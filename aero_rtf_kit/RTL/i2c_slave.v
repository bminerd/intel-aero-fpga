==> flow/design.v <==
module i2c_slave(
    clk,
    master_clk,
    master_sda,
    slave_addr,
    slave_asserted,
    slave_in_tx_mode,
    slave_tx_buffer,
    slave_tx_request,
    slave_rx_buffer,
    slave_rx_available
);
input wire clk;
input wire master_clk;
inout wire master_sda;
input wire [0:6] slave_addr;
output reg slave_asserted = 0;
output reg slave_in_tx_mode = 0;
input wire [0:7] slave_tx_buffer;
output reg slave_tx_request = 0;
output reg [0:7] slave_rx_buffer;
output reg slave_rx_available = 0;
reg [1:0] master_clk_edge;
reg [1:0] master_sda_edge;
reg master_clk_rising_edge = 0;
reg master_clk_falling_edge = 0;
reg i2c_start = 0;
reg i2c_stop = 0;
parameter state_idle = 4'd0;
parameter state_start_issued_waiting_slave_addr = 4'd1;
parameter state_slave_asserted_need_to_send_ack = 4'd2;
parameter state_slave_asserted_in_master_write_mode = 4'd3;
parameter state_slave_asserted_in_master_read_mode = 4'd4;
parameter state_slave_asserted_in_master_read_mode_waiting_ack_assert_highz = 4'd5;
parameter state_slave_asserted_in_master_read_mode_waiting_ack_read = 4'd6;
parameter state_slave_asserted_in_master_write_mode_assert_ack = 4'd7;
parameter state_slave_asserted_in_master_write_mode_assert_highz_ack = 4'd8;
reg [3:0] state = state_idle;
reg [2:0] count = 0;
reg sda_write = 1'bz;
assign master_sda = sda_write;
always @(posedge clk) begin
    master_clk_edge <= { master_clk_edge[0], master_clk };
    master_sda_edge <= { master_sda_edge[0], master_sda };
    if (master_clk_edge[0] && !master_clk_edge[1]) begin
        master_clk_rising_edge <= 1;
    end else begin
        master_clk_rising_edge <= 0;
    end
    if (master_clk_edge[1] && !master_clk_edge[0]) begin
        master_clk_falling_edge <= 1;
    end else begin
        master_clk_falling_edge <= 0;
    end
    i2c_start <= master_sda_edge[1] && !master_sda_edge[0] && master_clk_edge[0];
    i2c_stop <= master_sda_edge[0] && !master_sda_edge[1] && master_clk_edge[0];
end
always @(posedge clk) begin
    if (i2c_start || i2c_stop) begin
        state <= i2c_start ? state_start_issued_waiting_slave_addr : state_idle;
        count <= 3'd0;
        sda_write <= 1'bz;
        slave_asserted <= 1'd0;
        slave_tx_request <= 1'd0;
        slave_rx_available <= 1'd0;
    end else begin
        if (master_clk_rising_edge) begin
            case (state)
            state_start_issued_waiting_slave_addr: begin
                slave_rx_buffer[count] <= master_sda;
                count <= count + 3'd1;
                if (count == 3'd7) begin
                    if (slave_rx_buffer[0:6] == slave_addr) begin
                        state <= state_slave_asserted_need_to_send_ack;
                        slave_asserted <= 1'd1;
                    end else begin
                        state <= state_idle;
                    end
                end
            end
            state_slave_asserted_in_master_read_mode_waiting_ack_read: begin
                if (master_sda) begin
                    state <= state_idle;
                end else begin
                    state <= state_slave_asserted_in_master_read_mode;
                end
            end
            state_slave_asserted_in_master_write_mode: begin
                slave_rx_buffer[count] <= master_sda;
                count <= count + 3'd1;
                if (count == 3'd7) begin
                    state <= state_slave_asserted_in_master_write_mode_assert_ack;
                    slave_rx_available <= 1'd1;
                end else begin
                    slave_rx_available <= 1'd0;
                end
            end
            endcase
        end else if (master_clk_falling_edge) begin
            case (state)
            state_slave_asserted_need_to_send_ack: begin
                sda_write <= 1'd0;
                state <= slave_rx_buffer[7] ? state_slave_asserted_in_master_read_mode : state_slave_asserted_in_master_write_mode_assert_highz_ack;
                slave_in_tx_mode <= slave_rx_buffer[7];
                slave_tx_request <= 1'd1;
            end
            state_slave_asserted_in_master_read_mode: begin
                sda_write <= (slave_tx_buffer[count] ? 1'bz : 1'd0);
                count <= count + 3'd1;
                if (count == 3'd7) begin
                    state <= state_slave_asserted_in_master_read_mode_waiting_ack_assert_highz;
                    slave_tx_request <= 1'd1;
                end else begin
                    slave_tx_request <= 1'd0;
                end
            end
            state_slave_asserted_in_master_read_mode_waiting_ack_assert_highz: begin
                sda_write <= 1'bz;
                state <= state_slave_asserted_in_master_read_mode_waiting_ack_read;
            end
            state_slave_asserted_in_master_write_mode: begin
                sda_write <= 1'bz;
            end
            state_slave_asserted_in_master_write_mode_assert_ack: begin
                sda_write <= 1'd0;
                state <= state_slave_asserted_in_master_write_mode_assert_highz_ack;
            end
            state_slave_asserted_in_master_write_mode_assert_highz_ack: begin
                sda_write <= 1'bz;
                state <= state_slave_asserted_in_master_write_mode;
            end
            endcase
        end
    end
end
endmodule
# From RTL to reports: i2c_slave
# The steps from the RTL of i2c_slave to its reports follow in flow order.
# Lines are those of the file above, counted from 1.
# Operators carry their Yosys type and port widths (W data, S select, Z words).
# Cell names lack the library's common part.
# Not given: --
[inputs]
design = "i2c_slave"
clk_port = "clk"
cell_library = "sky130hd"
corner = "tt_025C_1v80"

# Elaborated design
# Counts by Yosys on the flattened word-level netlist (proc, flatten, opt, wreduce; memories kept). Register bits leave out memories and registers merged into their read ports (data or address). Print and check cells are left out.
[bits]
out_inout_bits = 13
in_bits = 17
elab_cells = 96
ff_bits = 28
[classes]
n_shift = 3
add_sub_neg = 4
n_logic = 5
reduce_logical = 29
eq_ne = 16
n_mux = 25
[ops]
columns = ["cell", "count"]
rows = [
  ["$shift A1 B32 Y8", 1],
  ["$shift A1 B32 Y8 const A", 1],
  ["$neg A4 Y32", 1],
  ["$mux W4", 7],
  ["$pmux W4 S5", 1],
  ["$eq A4 B3 Y1 const B", 4],
  ["$mux W3", 5],
  ["$reduce_and A3 Y1", 4],
  ["$ne A4 B4 Y1 const B", 3],
  ["$pmux W4 S3", 1],
  ["$reduce_bool A2 Y1", 4],
  ["$sub A3 B3 Y4 const A", 2],
  ["$eq A4 B2 Y1 const B", 2],
  ["$reduce_and A4 Y1", 2],
  ["$shiftx A8 B4 Y1", 1],
  ["$and A8 B8 Y8", 1],
  ["$or A8 B8 Y8", 1],
  ["$not A8 Y8", 1],
  ["$mux W1", 8],
  ["$eq A7 B7 Y1", 1],
  ["$reduce_bool A7 Y1", 1],
  ["$logic_and A1 B1 Y1", 6],
  ["$reduce_and A6 Y1", 1],
  ["$ne A5 B1 Y1 const B", 1],
  ["$logic_not A1 Y1", 4],
  ["$reduce_or A2 Y1", 2],
  ["$eq A4 B1 Y1 const B", 1],
  ["$eq A4 B4 Y1 const B", 1],
]
# Other operator kinds: 13; their cells: 14.

# Logic depth
# Longest topological path by Yosys (ltp), each cell counted once; first at word level (registers and memories cut), then after technology mapping (sequential cells cut; the memories' decode and read muxes count).
[depth]
word_depth = 7
ABC_AREA = 0
depth_mapped = 6
mapped_depth_nobuf = 5

# Mapped cells and area
# Source: synth_stat.txt of the flow (Yosys; design flattened, memories mapped). It holds for the ABC_AREA given above (unset counts as 0); a run with the other value may have another netlist.
[by_type]
columns = ["cell", "count", "type_area_um2"]
rows = [
  ["edfxtp_1", 19, 570.547],
  ["dfxtp_1", 4, 80.077],
  ["xor2_1", 6, 52.55],
  ["nand2_1", 11, 41.29],
  ["o41a_1", 3, 33.782],
  ["nor2b_1", 5, 31.28],
  ["ha_1", 2, 25.024],
  ["nand3b_1", 3, 22.522],
  ["nor2_1", 6, 22.522],
  ["o21a_1", 3, 22.522],
  ["a21oi_1", 4, 20.019],
  ["buf_2", 4, 20.019],
  ["nand2b_1", 3, 18.768],
  ["o31a_1", 2, 17.517],
  ["xnor2_1", 2, 17.517],
  ["inv_1", 4, 15.014],
  ["nor3_1", 3, 15.014],
  ["nor4b_2", 1, 15.014],
]
# Not listed: further types 18, cells in them 22.
[mapped]
area_um2 = 1192.4
mapped_cells = 107
n_buf = 7
ff_cells = 23

# Path before layout
# Path of least setup slack by OpenSTA after synthesis, without wires, with an ideal clock, recovery checks aside; 20% of the period is set as input and as output delay. Where synthesis merged equal registers, the netlist keeps one of their names.
[synth_timing]
kind = "flip-flop to flip-flop"
from = "reg count[0]"
to = "reg state[0]"
t_first_pin_ps = 0
setup_slack_ps = 1035
path_stages = 7
clock_period_ps = 2940
path_delay_ps = 1905
arrival_time_ps = 1598
synth_period_reached_ps = 1905
# "path_delay_ps" = arrival - input delay + setup time.
# "path_stages" counts driving pins, that of a launching flip-flop among them; a cell with two outputs on the path counts twice.
# "synth_period_reached_ps" is the clock period less the worst setup slack; recovery checks do not enter. This is arithmetic on one report: input and output delays are still those of the set period (20% each).
# The rows between start and end are the longest chain of elaborated cells between them; the timing report does not say that the signal goes this way. Where chains are equally long, one stands for them.
# A line is the first line of the expression or statement that the cell stems from. Yosys adds cells for indexed reads and writes and turns some case tables into memories.
# At most two assigning lines are given for a register; there are more.
# Only ways into the end's enable, where the timed path ends, are counted here.
[synth_between]
cell_sequence = "edfxtp_1 ha_1 ha_1 clkbuf_1 nand2_1 a2111oi_0 or3_1"
elab_chain_len = 3
cone_cells = 5
classes_between = "4 x eq/ne; 1 x reduce/logical"
[synth_rtl]
columns = ["element", "line", "source"]
rows = [
  ["start: declaration", 39, "reg [2:0] count = 0;"],
  ["start: assignment", 71, "count <= count + 3'd1;"],
  ["start: assignment", 90, "count <= count + 3'd1;"],
  ["$eq A3 B3 Y1", 110, "if (count == 3'd7) begin"],
  ["$ne A4 B4 Y1", "--", ""],
  ["$reduce_and A6 Y1", "--", ""],
  ["end: assignment", 103, "state <= slave_rx_buffer[7] ? state_slave_asserted_in_master_read_mode : state_slave_asserted_in_master_write_ ..."],
  ["end: assignment", 111, "state <= state_slave_asserted_in_master_read_mode_waiting_ack_assert_highz;"],
  ["end: declaration", 38, "reg [3:0] state = state_idle;"],
]

# Worst path after layout
# Path of least setup slack in the final report of run 2 (OpenROAD, finished layout, wires in). Where an end is a register, its clock arrival counts in the times.
# The path's times are printed in steps of 10 ps; the period is the one set.
[layout_timing]
kind = "flip-flop to flip-flop"
from = "reg count[0]"
to = "reg slave_tx_request"
setup_slack_ps = -170
arrival_time_ps = 1740
clock_period_ps = 1550
path_stages = 6
t_first_pin_ps = 280
# The rows between start and end are the longest chain of elaborated cells between them; the timing report does not say that the signal goes this way. Where chains are equally long, one stands for them.
# At most two assigning lines are given for a register; there are more.
[layout_between]
cell_sequence = "edfxtp_1 ha_2 ha_4 buf_4 buf_6 or4_4"
elab_chain_len = 3
cone_cells = 3
classes_between = "1 x eq/ne; 2 x mux"
[layout_rtl]
columns = ["element", "line", "source"]
rows = [
  ["start: declaration", 39, "reg [2:0] count = 0;"],
  ["start: assignment", 71, "count <= count + 3'd1;"],
  ["start: assignment", 90, "count <= count + 3'd1;"],
  ["$eq A3 B3 Y1", 110, "if (count == 3'd7) begin"],
  ["$mux W1", 110, ""],
  ["$pmux W1 S2", 100, "case (state)"],
  ["end: assignment", 105, "slave_tx_request <= 1'd1;"],
  ["end: assignment", 112, "slave_tx_request <= 1'd1;"],
  ["end: declaration", 20, "output reg slave_tx_request = 0;"],
]

Ticket comment

2 stored runs of i2c_slave in the flow (synthesis by Yosys, layout by OpenROAD, sky130hd cells), in arbitrary order. Constraints: input delay and output delay 20% of the set period each, output load 0.01 pF.
"achieved_clock_period_ps": clock period set for the run, less the worst setup slack. It is reckoned from that one timing run; input and output delays stay at 20% of the period that was set.
"worst_setup_path_time_ps" is the time allowed to the run's worst setup path (the clock period less input and output delay, where it has them) less its slack. Clock arrival times count: a late capture clock shortens it, a late launch clock lengthens it.
"totalPower_mw" rests on the timing tool's default activity at the inputs, not on a simulated workload.
"worst_setup_path_time_ps" is known to 10 ps.

# run 1
==> flow/run.sh <==
#!/bin/bash
# the make line also repeats the synthesis and layout settings of config.mk as NAME=value (left out here)
make -C /OpenROAD-flow-scripts/flow DESIGN_CONFIG=/design/flow/config.mk WORK_HOME=/design/flow/orfs CLKGATE_MAP_FILE= finish
==> flow/config.mk <==
export PLATFORM = sky130hd
export DESIGN_NAME = i2c_slave
export DESIGN_NICKNAME = i2c_slave
export VERILOG_FILES = /design/flow/design.v
export SDC_FILE = /design/flow/constraint.sdc
export NUM_CORES = 4
export LEC_CHECK = 0
export ABC_AREA = 0
export CAP_MARGIN = 0
export CELL_PAD_IN_SITES_DETAIL_PLACEMENT = 2
export CORE_MARGIN = 5
export CORE_UTILIZATION = 68
export GPL_TIMING_DRIVEN = 0
export PLACE_DENSITY = 0.42
export SLEW_MARGIN = 20
export TNS_END_PERCENT = 55
==> flow/constraint.sdc <==
create_clock -name core_clock -period 2.22 [get_ports {clk}]
set_input_delay 0.4440 -clock core_clock [delete_from_list [all_inputs] [get_ports {clk}]]
set_output_delay 0.4440 -clock core_clock [all_outputs]
set_load 0.01 [all_outputs]

==> run 1: results <==
outcome="stopped before the end: placement reported DPL-0033"

# run 2
==> flow/run.sh <==
#!/bin/bash
# the make line also repeats the synthesis and layout settings of config.mk as NAME=value (left out here)
make -C /OpenROAD-flow-scripts/flow DESIGN_CONFIG=/design/flow/config.mk WORK_HOME=/design/flow/orfs CLKGATE_MAP_FILE= finish
==> flow/config.mk <==
export PLATFORM = sky130hd
export DESIGN_NAME = i2c_slave
export DESIGN_NICKNAME = i2c_slave
export VERILOG_FILES = /design/flow/design.v
export SDC_FILE = /design/flow/constraint.sdc
export NUM_CORES = 4
export LEC_CHECK = 0
export ABC_AREA = 0
export CAP_MARGIN = 15
export CELL_PAD_IN_SITES_DETAIL_PLACEMENT = 0
export CORE_MARGIN = 2
export CORE_UTILIZATION = 17
export CTS_CLUSTER_DIAMETER = 226
export GPL_ROUTABILITY_DRIVEN = 0
export MIN_ROUTING_LAYER = met2
export PLACE_DENSITY_LB_ADDON = 0.15
export SETUP_SLACK_MARGIN = 0.09
export SLEW_MARGIN = 0
export TNS_END_PERCENT = 40
==> flow/constraint.sdc <==
create_clock -name core_clock -period 1.55 [get_ports {clk}]
set_input_delay 0.3100 -clock core_clock [delete_from_list [all_inputs] [get_ports {clk}]]
set_output_delay 0.3100 -clock core_clock [all_outputs]
set_load 0.01 [all_outputs]

==> run 2: results <==
worst_setup_path_time_ps=1720
worst_path_kind="flip-flop to flip-flop"
synthArea_um2=1192.4
finalCellArea_um2=1844.3
ws_setup_ps=-167
fin_tns_ps=-1079
final_die_area_um2=7700.1
achieved_clock_period_ps=1717
totalPower_mw=1.185
finish.utilization_pct=27.1
fin_hold_ws_ps=371
