==> flow/design.v <==
module spi_slave(
    clk,
    sclk,
    miso,
    mosi,
    ss,
    rx_byte_available,
    rx_byte,
    tx_byte_ready_to_write,
    tx_byte,
    transaction_begin
);
input wire clk;
input wire sclk;
input wire ss;
input wire mosi;
output reg rx_byte_available = 0;
output reg [0 : 7] rx_byte = 0;
reg [2 : 0] rx_index = 3'd0;
output reg miso = 1'b0;
output reg tx_byte_ready_to_write = 1'b0;
input wire [0 : 7] tx_byte;
reg [2 : 0] tx_index = 3'd0;
output reg transaction_begin = 0;
reg [1 :0] sclk_reg;
reg [1 :0] ss_reg;
wire sclk_rissing_edge;
wire sclk_falling_edge;
wire ss_falling_edge;
assign sclk_rissing_edge = (sclk_reg == 2'b01);
assign sclk_falling_edge = (sclk_reg == 2'b10);
assign ss_falling_edge = (ss_reg == 2'b10);
always @ (posedge clk) begin
    sclk_reg[0] <= sclk;
    sclk_reg[1] <= sclk_reg[0];
    ss_reg[0] <= ss;
    ss_reg[1] <= ss_reg[0];
    transaction_begin <= ss_falling_edge;
end
always @ (posedge clk) begin
    if (ss_falling_edge) begin
        rx_index <= 3'd0;
        rx_byte_available <= 0;
    end else if (sclk_rissing_edge) begin
        rx_byte[rx_index] <= mosi;
        rx_index <= rx_index + 3'd1;
        if (rx_index == 3'd7) begin
            rx_byte_available <= 1;
        end else begin
            rx_byte_available <= 0;
        end
    end
end
always @ (posedge clk) begin
    if (ss_falling_edge) begin
        tx_index <= 3'd1;
        tx_byte_ready_to_write <= 0;
    end else if (sclk_falling_edge) begin
        miso <= tx_byte[tx_index];
        tx_index <= tx_index + 3'd1;
        if (tx_index == 3'd7) begin
            tx_byte_ready_to_write <= 1;
        end else begin
            tx_byte_ready_to_write <= 0;
        end
    end
end
endmodule
**Step by step through the tools: spi_slave**

Tool output for the design above, in the order of the flow.
Line numbers count from 1 in the design file above.
Library cell names are shortened.
Not given: -

- Top: spi_slave
- Clock: clk
- Cell library: sky130hd
- Timing corner: tt_025C_1v80

**Elaborated design**

Source: Yosys, flattened and elaborated, memories not mapped. Widths are those after wreduce. Registers that Yosys merges into a memory's read port (data or address) are not register bits. Print and check cells do not count. Equal cells are merged and count once.

- Add/sub/neg operators: 5
- Equality and inequality tests: 5
- Shifts and indexed selects: 3
- Mux-type cells: 2
- Bitwise operators: 4
- Reductions and logical operators: 2

Operators with widths:

| cell | count |
|---|---|
| 1-bit by 32-bit variable shift with 8-bit output | 1 |
| 1-bit by 32-bit variable shift with 8-bit output with constant A | 1 |
| 4-bit negator with 32-bit output | 1 |
| 3-bit by 3-bit subtractor with 4-bit output with constant A | 2 |
| 8-bit by 4-bit indexed select with 1-bit output | 1 |
| 8-bit AND | 1 |
| 8-bit OR | 1 |
| 8-bit NOT | 1 |
| 3-bit by 1-bit adder with 3-bit output with constant B | 2 |
| 3-bit equality test with constant B | 2 |
| 2-bit equality test with constant B | 2 |
| 2-bit AND reduction | 2 |
| 2-bit by 1-bit equality test with 1-bit output with constant B | 1 |
| 1-bit 2-to-1 mux | 2 |
| 1-bit NOT | 1 |

- Register bits after elaboration: 22
- Input port bits: 12
- Output and inout bits: 12
- Word-level cells: 30

**Logic depth**

Depth = most cells in a row (Yosys ltp): at word level without a register or memory, in the mapped netlist without a sequential cell, where the memories' decode and read muxes count.

- Depth in word-level cells: 6
- ABC_AREA: 0
- Mapped depth: 5
- Depth with buffers taken out: 5

**After synthesis**

The flow's flattened synthesis, as Yosys stat reports it; memories are mapped. The netlist is that of the ABC_AREA named above (0 if unset); the other value can give another one.
Totals and module areas in this step are rounded.

Cell types:

| cell | count | total area (um^2) |
|---|---|---|
| edfxtp_1 | 9 | 270.259 |
| dfxtp_1 | 13 | 260.25 |
| ha_1 | 5 | 62.56 |
| mux2i_1 | 6 | 60.058 |
| mux4_1 | 2 | 52.55 |
| o21ai_0 | 9 | 45.043 |
| o31ai_1 | 6 | 45.043 |
| nand2b_1 | 6 | 37.536 |
| nor2_1 | 9 | 33.782 |
| xor2_1 | 2 | 17.517 |
| or2_2 | 2 | 12.512 |
| clkbuf_1 | 3 | 11.261 |
| mux2_2 | 1 | 11.261 |
| nand4b_1 | 1 | 8.758 |
| o41ai_1 | 1 | 8.758 |
| or3b_2 | 1 | 8.758 |
| nand2_1 | 2 | 7.507 |
| nand3b_1 | 1 | 7.507 |

Other cell types: 2; their cells: 2.

- Cell count: 81
- Synthesis area: 970 um^2
- Area of sequential cells: 530 um^2
- Flip-flops: 22
- Buffer cells: 3

**Worst setup path after synthesis**

Source: OpenSTA report_checks on the synthesized netlist (no wires, ideal clock, input and output delay 20% of the period each), path of least setup slack; recovery checks are left aside. Register names are those of the netlist, which keeps one name where synthesis merged equal registers.

- Path type: register to register
- Start point: register rx_index[0]
- End point: register rx_byte[0]
- Clock period: 1.98 ns
- Setup time: 0.152 ns
- Time at the first pin: 0.000 ns
- Data arrival time: 1.498 ns
- Required time: 1.828 ns
- Slack: 0.330 ns
- Delay of the path: 1.650 ns
- Stages on the path: 5
- Buffers on the path: 0
- Synthesis period reached: 1.65 ns

"delay of the path" is the arrival time less input delay plus setup time.
"stages on the path" counts driving pins, that of a launching flip-flop among them; a cell with two outputs on the path counts twice.
"synthesis period reached" = period - worst setup slack (recovery checks aside). The figure is calculated, with input and output delays left at 20% of the set period.
Between the ends stands the longest chain of elaborated cells between them, by number of cells; it is not shown to be the way that was timed. Of several equally long chains one is given.
Each line given opens the expression or statement behind the cell; cells for indexed reads and writes are added by Yosys, which also makes memories of some case tables.

- Cells stage by stage: dfxtp_1 > ha_1 > ha_1 > or3b_2 > o21ai_0
- Length of the longest elaborated chain: 6
- Elaborated cells on any way between the ends: 7
- RTL lines with such cells: 1
- Those cells by class: add/sub: 2; shift: 2; logic: 3

RTL lines, path after synthesis:

| what | line | RTL |
|---|---|---|
| start: declaration | 19 | `reg [2 : 0] rx_index = 3'd0;` |
| start: assignment | 42 | `rx_index <= 3'd0;` |
| start: assignment | 46 | `rx_index <= rx_index + 3'd1;` |
| 3-bit by 3-bit subtractor with 4-bit output | 45 | `rx_byte[rx_index] <= mosi;` |
| 4-bit negator with 32-bit output | 45 |  |
| 1-bit by 32-bit variable shift with 8-bit output | 45 |  |
| 8-bit NOT | 45 |  |
| 8-bit AND | 45 |  |
| 8-bit OR | 45 |  |
| end: assignment | 45 |  |
| end: declaration | 18 | `output reg [0 : 7] rx_byte = 0;` |

Lab notebook: spi_slave

Settings of 2 stored flow runs for module spi_slave (sky130hd), not sorted in any way. The constraints put input and output delay at 20% of the set period each and load the outputs with 0.01 pF.
Settings: -- = not set for that run.

| setting or result | flow run A | flow run B |
|---|---|---|
| period_ns | 2.49 | 1.47 |
| CORE_UTILIZATION | 58 | 61 |
| SETUP_SLACK_MARGIN | -0.19 | 0.12 |
| PLACE_DENSITY_LB_ADDON | 0.19 | 0.27 |
| HOLD_SLACK_MARGIN | 0.06 | -- |
| CORE_ASPECT_RATIO | 1.57 | 0.63 |
| CELL_PAD_IN_SITES_DETAIL_PLACEMENT | 1 | -- |
| TNS_END_PERCENT | 20 | -- |
| ABC_AREA | 0 | -- |
| GPL_ROUTABILITY_DRIVEN | 0 | -- |
| CTS_CLUSTER_SIZE | 55 | 72 |
| CTS_CLUSTER_DIAMETER | 142 | -- |
| CAP_MARGIN | 0 | 40 |
| SLEW_MARGIN | 0 | 30 |
| MIN_ROUTING_LAYER | met2 | -- |
| CORE_MARGIN | 2 | 2 |
| CELL_PAD_IN_SITES_GLOBAL_PLACEMENT | -- | 0 |
| MAX_ROUTING_LAYER | -- | met4 |

Flow run A: incomplete, clock tree synthesis halted on DPL-0033
Flow run B: incomplete, clock tree synthesis halted on DPL-0033
